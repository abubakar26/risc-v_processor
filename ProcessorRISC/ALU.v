==> flow/design.v <==
`timescale 1ns / 1ps
module ALU(datain,datain2,clk,out,opcode);
input [ 31:0 ] datain;
input [ 31:0 ] datain2;
input [6:0] opcode;
input clk;
output reg [31:0] out;
always @(posedge clk)
case(opcode)
12'd0:out<=datain+datain2;  
12'd2:out<=datain*datain2;  
12'd3:out<=datain+datain2;  
12'd4:out<=datain+datain2;  
12'd4:out<=datain|datain2;
default out<=datain+datain2;
endcase
endmodule
== Tool chain data of ALU ==
What the tools print for ALU, step after step.
Line numbers count from 1 in the design file above.
Library cell names are shortened.
A cell with - has no value.
Inputs
  top: ALU
  clock port: clk
  standard-cell library: sky130hd
  timing corner: tt_025C_1v80

== After elaboration ==
Yosys after proc, flatten, opt, wreduce and memory -nomap, before mapping. Enables and synchronous resets that opt folds into registers are not counted as muxes. Memory bits, and registers merged into a memory's read port (data or address), are not among the register bits. Print and check cells are not counted. Equal cells are merged and count once.
Cells by class
  multiply operators: 1
  divide/modulo/power cells: 0
  equal/unequal tests: 1
  muxes and demuxes: 1
  magnitude comparators: 0
  reductions and logical operators: 0
  add/subtract/negate cells: 1
  bitwise logic cells: 0
  shift-type cells: 0
Operators by type and width (number)
  multiplier 32 x 32 -> 32 bit: 1
  adder 32 bit: 1
  2-to-1 mux 32 bit: 1
  equality test 7 x 2 -> 1 bit (second input constant): 1
Storage and ports
  ROM bits: 0
  clocked read ports x word width: 0
  latch bits: 0
  word-level cells: 5
  memory cells: 0
  RAM bits: 0
  register bits: 32
  input port bits: 72

== Depth ==
Yosys ltp: most cells in a row. Word level: on the elaborated netlist, between registers, memories and ports. Mapped: between sequential cells and ports; inverters and the memories' decode and read muxes count.
Logic depth
  word-level depth: 2
  ABC_AREA: 0
  mapped depth: 27
  gate-level depth less buffers: 25

== Synthesis result ==
Yosys stat after the flow's synthesis: flattened, memories mapped to cells. It holds for the ABC_AREA given above (unset counts as 0); a run with the other value may have another netlist.
Totals and module areas in this step are rounded.
Cells by type
  fa_1: number 409, total area 8.19E+03 um^2
  ha_1: number 154, total area 1.93E+03 um^2
  and2_1: number 303, total area 1.9E+03 um^2
  inv_1: number 391, total area 1.47E+03 um^2
  nand2_1: number 257, total area 964.675 um^2
  xnor2_1: number 80, total area 700.672 um^2
  dfxtp_1: number 32, total area 640.614 um^2
  clkbuf_1: number 84, total area 315.302 um^2
  a21oi_1: number 57, total area 285.274 um^2
  xor2_1: number 30, total area 262.752 um^2
  o21ai_0: number 32, total area 160.154 um^2
  a21o_1: number 21, total area 157.651 um^2
  nor2_1: number 36, total area 135.13 um^2
  nand3_1: number 16, total area 80.077 um^2
  o211ai_1: number 9, total area 67.565 um^2
  o21a_1: number 7, total area 52.55 um^2
  o21bai_1: number 7, total area 52.55 um^2
  mux2i_1: number 5, total area 50.048 um^2
Not listed: further types 43, cells in them 80.
Synthesis totals
  chip area (Yosys): 0.018 mm^2
  mapped flip-flops: 32
  area of sequential cells: 0.0006406 mm^2
  cells in the netlist: 2010

== Path before layout ==
OpenSTA on the mapped netlist: ideal clock, no wires. The path of least setup slack (recovery checks aside). Input and output delay are each 20% of the period. Register names are those of the netlist, which keeps one name where synthesis merged equal registers.
Path after synthesis
  path kind: input port to flip-flop
  from: input datain[11]
  to: register out[30]
  clock period: 10.7 ns
  data arrival time: 8.437 ns
  delay of the path: 6.418 ns
  library setup time: 0.121 ns
  setup slack: 2.142 ns
  external input delay: 2.140 ns
  driving pins on the path: 24
  synthesis period reached: 8.558 ns
"delay of the path" is the arrival time less input delay plus setup time.
"driving pins on the path" counts driving pins, that of a launching flip-flop among them; a cell with two outputs on the path counts twice.
"synthesis period reached" is the clock period less the worst setup slack; recovery checks do not enter. This is arithmetic on one report: input and output delays are still those of the set period (20% each).
Between the ends stands the longest chain of elaborated cells between them, by number of cells; it is not shown to be the way that was timed. Of several equally long chains one is given.
Each line given opens the expression or statement behind the cell; cells for indexed reads and writes are added by Yosys, which also makes memories of some case tables.
At most two assigning lines are given for a register; there are more.
Between the ends, after synthesis
  path through: clkbuf_1 > clkbuf_1 > and2_1 > fa_1 > fa_1 > fa_1 > inv_1 > fa_1 > inv_1 > fa_1 > inv_1 > fa_1 > inv_1 > fa_1 > fa_1 > ha_1 > a21o_1 > a311oi_1 > o41ai_1 > a21o_1 > nand2_1 > a221o_1 > xnor2_1 > mux2_4
  length of the longest elaborated chain: 2
RTL lines, path after synthesis
  start: declaration: RTL line 3  | input [ 31:0 ] datain;
  multiplier 32 x 32 -> 32 bit: RTL line 11  | 12'd2:out<=datain*datain2;
  2-to-1 mux 32 bit: RTL line 9  | case(opcode)
  end: assignment: RTL line 10  | 12'd0:out<=datain+datain2;
  end: assignment: RTL line 11
  end: declaration: RTL line 7  | output reg [31:0] out;

== Timing after layout ==
Path of least setup slack in the final report of record 1 (OpenROAD, finished layout, wires in). Where an end is a register, its clock arrival counts in the times.
Path after layout
  path kind: input port to flip-flop
  from: input datain[4]
  to: register out[30]
  driving pins on the path: 26
  external input delay: 1.65 ns
  data arrival time: 8.78 ns
  setup slack: -0.34 ns
  library setup time: 0.11 ns
  clock period: 8.27 ns
Between the ends stands the longest chain of elaborated cells between them, by number of cells; it is not shown to be the way that was timed. Of several equally long chains one is given.
At most two assigning lines are given for a register; there are more.
Between the ends, after layout
  path through: clkdlybuf4s50_1 > buf_12 > and2_1 > fa_1 > inv_1 > fa_1 > inv_1 > fa_1 > inv_1 > fa_1 > inv_1 > fa_1 > inv_1 > fa_1 > inv_2 > fa_1 > fa_2 > ha_4 > a21o_1 > a311oi_2 > o41ai_2 > a21o_1 > nand2_2 > a221o_1 > xnor2_1 > mux2_4
  length of the longest elaborated chain: 2
RTL lines, path after layout
  start: declaration: RTL line 3  | input [ 31:0 ] datain;
  multiplier 32 x 32 -> 32 bit: RTL line 11  | 12'd2:out<=datain*datain2;
  2-to-1 mux 32 bit: RTL line 9  | case(opcode)
  end: assignment: RTL line 10  | 12'd0:out<=datain+datain2;
  end: assignment: RTL line 11
  end: declaration: RTL line 7  | output reg [31:0] out;

Lab notebook: ALU

Stored flow runs of ALU (2 of them; Yosys, OpenROAD, sky130hd). They differ in their settings and are not a sequence. Constraints: input delay and output delay 20% of the set period each, output load 0.01 pF.
"achieved clock period" means the clock period less the worst setup slack. The figure is calculated, with input and output delays left at 20% of the set period.
"worst setup path time" = time allowed to the worst setup path (clock period - input delay - output delay, where it has them) - its slack; a late launch clock adds to it, a late capture clock takes from it.
The measured numbers are rounded.
[record 1] settings: period_ns=8.27, CORE_UTILIZATION=70, CAP_MARGIN=20, CORE_MARGIN=2, SLEW_MARGIN=20
[record 1] result: chip area after synthesis (Yosys) 0.018 mm^2, die area 0.02702 mm^2, standard-cell area of the final layout 0.02208 mm^2, utilization 87.7 %, worst setup slack after layout -0.337 ns, total negative slack -1.140 ns, worst hold slack 2.110 ns, achieved clock period 8.607 ns, worst setup path time 6.95 ns, worst setup path kind input port to flip-flop
[record 2] settings: period_ns=13.3, CORE_UTILIZATION=63, PLACE_DENSITY=0.76, CORE_MARGIN=3, CELL_PAD_IN_SITES_DETAIL_PLACEMENT=0, GPL_TIMING_DRIVEN=0, GPL_ROUTABILITY_DRIVEN=0, CTS_CLUSTER_DIAMETER=152, CAP_MARGIN=20, SLEW_MARGIN=0
[record 2] result: chip area after synthesis (Yosys) 0.018 mm^2, die area 0.03064 mm^2, standard-cell area of the final layout 0.01973 mm^2, utilization 70.4 %, worst setup slack after layout 2.458 ns, total negative slack 0.000 ns, worst hold slack 3.196 ns, achieved clock period 10.842 ns, worst setup path time 8.18 ns, worst setup path kind input port to flip-flop
