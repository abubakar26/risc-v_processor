==> flow/design.v <==
`timescale 1ns / 1ps
module counterrr(clk,out,reset    );
input clk;
output reg [31:0] out;
input reset;
always @(posedge clk)
begin 
if(reset)
out=32'd0;
else
out<=out+32'd4;
end
endmodule
Step by step through the tools: counterrr
What the tools print for counterrr, step after step.
Line numbers count from 1 in the design file above.
Operators: Yosys type, input widths -> output width; for muxes data width and select width s.
A cell with -- has no value.
- top module: counterrr
- clock: clk
- cell library: sky130hd
- timing corner: tt_025C_1v80

Word-level counts
Counts by Yosys on the flattened word-level netlist (proc, flatten, opt, wreduce; memories kept). Register bits leave out memories and registers merged into their read ports (data or address); mux counts leave out enables and synchronous resets folded into registers. Print and check cells are left out. Cells with the same type and inputs are merged into one.
- bits of input ports: 2
- output and inout port bits: 32
- cells after elaboration at 2
- register bits after elaboration at 32
- add/subtract/negate cells at 1
- operators by type and width (kind ; number):
    $add 32x3->32 const B ; 1

Logic depth
Yosys ltp: most cells in a row. Word level: on the elaborated netlist, between registers, memories and ports. Mapped: between sequential cells and ports; inverters and the memories' decode and read muxes count.
- word-level depth at 1
- noted ABC_AREA: 1
- noted depth in mapped cells: 8

Synthesis result
The flow's flattened synthesis, as Yosys stat reports it; memories are mapped. The netlist is that of the ABC_AREA named above (0 if unset); the other value can give another one.
Totals and module areas in this step are rounded.
- cell types (cell ; number ; total area (um^2)):
    sky130_fd_sc_hd__dfxtp_1 ; 30 ; 600.576
    sky130_fd_sc_hd__nor2_1 ; 64 ; 240.23
    sky130_fd_sc_hd__nand2_1 ; 61 ; 228.97
    sky130_fd_sc_hd__a21oi_1 ; 15 ; 75.072
    sky130_fd_sc_hd__nand3_1 ; 14 ; 70.067
    sky130_fd_sc_hd__inv_1 ; 16 ; 60.058
    sky130_fd_sc_hd__nor2_4 ; 5 ; 56.304
    sky130_fd_sc_hd__xor2_1 ; 4 ; 35.034
    sky130_fd_sc_hd__o21ai_0 ; 6 ; 30.029
    sky130_fd_sc_hd__nor2_2 ; 4 ; 25.024
    sky130_fd_sc_hd__nand2_2 ; 3 ; 18.768
    sky130_fd_sc_hd__buf_4 ; 2 ; 15.014
    sky130_fd_sc_hd__ha_1 ; 1 ; 12.512
    sky130_fd_sc_hd__nand2_4 ; 1 ; 11.261
    sky130_fd_sc_hd__buf_2 ; 2 ; 10.01
    sky130_fd_sc_hd__a21o_1 ; 1 ; 7.507
    sky130_fd_sc_hd__and2_2 ; 1 ; 7.507
    sky130_fd_sc_hd__nor3b_1 ; 1 ; 7.507
Other cell types: 4; their cells: 4.
- cell count at 235
- noted buffers: 5
- chip area (Yosys) at 1533 um^2
- sequential area: 600.6 um^2
- noted mapped flip-flops: 30

Path before layout
Source: OpenSTA report_checks on the synthesized netlist (no wires, ideal clock, input and output delay 20% of the period each), path of least setup slack; recovery checks are left aside. Register names are those of the netlist, which keeps one name where synthesis merged equal registers.
- path kind: register -> register
- start point: register out[2]
- end point: register out[24]
- data arrival time: 1.225 ns
- path buffers: 0
- stages: 9
- clock period at 2.08 ns
- delay of the path at 1.340 ns
- path slack: 0.740 ns
- time at the first pin at 0.000 ns
- noted synthesis period reached: 1.34 ns
"delay of the path" is the arrival time less input delay plus setup time.
"stages": output pins that drive a net of the path, with the launching flip-flop's if there is one; two outputs of one cell count as two.
"synthesis period reached" is the clock period less the worst setup slack; recovery checks do not enter. This is arithmetic on one report: input and output delays are still those of the set period (20% each).
The rows between start and end are the longest chain of elaborated cells between them; the timing report does not say that the signal goes this way. Where chains are equally long, one stands for them.
Each line given opens the expression or statement behind the cell; cells for indexed reads and writes are added by Yosys, which also makes memories of some case tables.
- cell sequence: sky130_fd_sc_hd__dfxtp_1 > sky130_fd_sc_hd__ha_1 > sky130_fd_sc_hd__nand2_2 > sky130_fd_sc_hd__nor2_1 > sky130_fd_sc_hd__nand2_1 > sky130_fd_sc_hd__nor2_4 > sky130_fd_sc_hd__nand3_1 > sky130_fd_sc_hd__nand2_1 > sky130_fd_sc_hd__nor2_1
- noted length of the longest elaborated chain: 1
- noted elaborated cells on any way between the ends: 1
- RTL lines with such cells at 1
- those cells by class: 1 x add/sub
- RTL lines, path after synthesis (item ; line ; source):
    start, declared ; 4 ; output reg [31:0] out;
    start, assigned ; 9 ; out=32'd0;
    start, assigned ; 11 ; out<=out+32'd4;
    $add 32x3->32 ; 11 ;
    end, assigned ; 9 ;
    end, assigned ; 11 ;
    end, declared ; 4 ;

Timing after layout
From the final timing report of job 1: the path of least setup slack in the routed layout; clock arrival at registers is part of the times.
- path kind: register -> output
- start point: register out[8]
- end point: output out[8]
- clock period at 1.68 ns
- output delay at 0.34 ns
- path slack: 0.04 ns
- data arrival time: 1.31 ns
- stages: 2
- path buffers: 1
- time at the first pin at 0.33 ns
- cell sequence: sky130_fd_sc_hd__dfxtp_1 > sky130_fd_sc_hd__clkdlybuf4s50_1
- noted length of the longest elaborated chain: 0
- noted elaborated cells on any way between the ends: 0
- RTL lines with such cells at 0
- RTL lines, path post-layout (item ; line ; source):
    start, declared ; 4 ; output reg [31:0] out;
    start, assigned ; 9 ; out=32'd0;
    start, assigned ; 11 ; out<=out+32'd4;
    end, declared ; 4 ;

FLOW RESULTS
============

2 stored runs of counterrr in the flow (synthesis by Yosys, layout by OpenROAD, sky130hd cells), in arbitrary order. Constraints: input delay and output delay 20% of the set period each, output load 0.01 pF.
"reached clock period" is the run's clock period less its worst setup slack. It is reckoned from that one timing run; input and output delays stay at 20% of the period that was set.
"worst setup path time": the worst setup path's part of the clock period (all of it between registers, 20% less for each end at a port) less its slack. A launch clock that arrives late makes it longer, a capture clock that arrives late makes it shorter.
"total power after layout" rests on the timing tool's default activity at the inputs, not on a simulated workload.
The results are shown rounded.

Job 1
Settings were period_ns = 1.68; CORE_UTILIZATION = 48; PLACE_DENSITY = 0.75; CELL_PAD_IN_SITES_DETAIL_PLACEMENT = 0; TNS_END_PERCENT = 25; ABC_AREA = 1; GPL_ROUTABILITY_DRIVEN = 0; CTS_CLUSTER_SIZE = 69; CTS_CLUSTER_DIAMETER = 287; CAP_MARGIN = 20; MAX_ROUTING_LAYER = met4; CORE_MARGIN = 2; SLEW_MARGIN = 20
- synthesized cell area at 1533 um^2
- worst setup path time at 1.31 ns
- critical path kind: register -> output
- reached clock period at 1.643 ns
- noted the smallest hold slack: 0.481 ns
- noted the sum of negative setup slack: 0.000 ns
- noted the utilization of the finished layout: 0.648
- full die area: 3661 um^2
- noted the total power after layout: 0.001234 W
- worst setup slack after layout at 0.037 ns
- standard-cell area after layout: 1978 um^2

Job 2
Settings were period_ns = 2.85; CORE_UTILIZATION = 59; SETUP_SLACK_MARGIN = 0.38; PLACE_DENSITY_LB_ADDON = 0.22; CORE_ASPECT_RATIO = 0.74; CORE_MARGIN = 8; CTS_CLUSTER_DIAMETER = 31; MIN_ROUTING_LAYER = met1; CAP_MARGIN = 20; SLEW_MARGIN = 20
- synthesized cell area at 1454 um^2
- worst setup path time at 1.53 ns
- critical path kind: register -> output
- reached clock period at 2.101 ns
- noted the smallest hold slack: 0.482 ns
- noted the sum of negative setup slack: 0.000 ns
- noted the utilization of the finished layout: 0.773
- full die area: 4326 um^2
- noted the total power after layout: 0.0006835 W
- worst setup slack after layout at 0.749 ns
- standard-cell area after layout: 1799 um^2
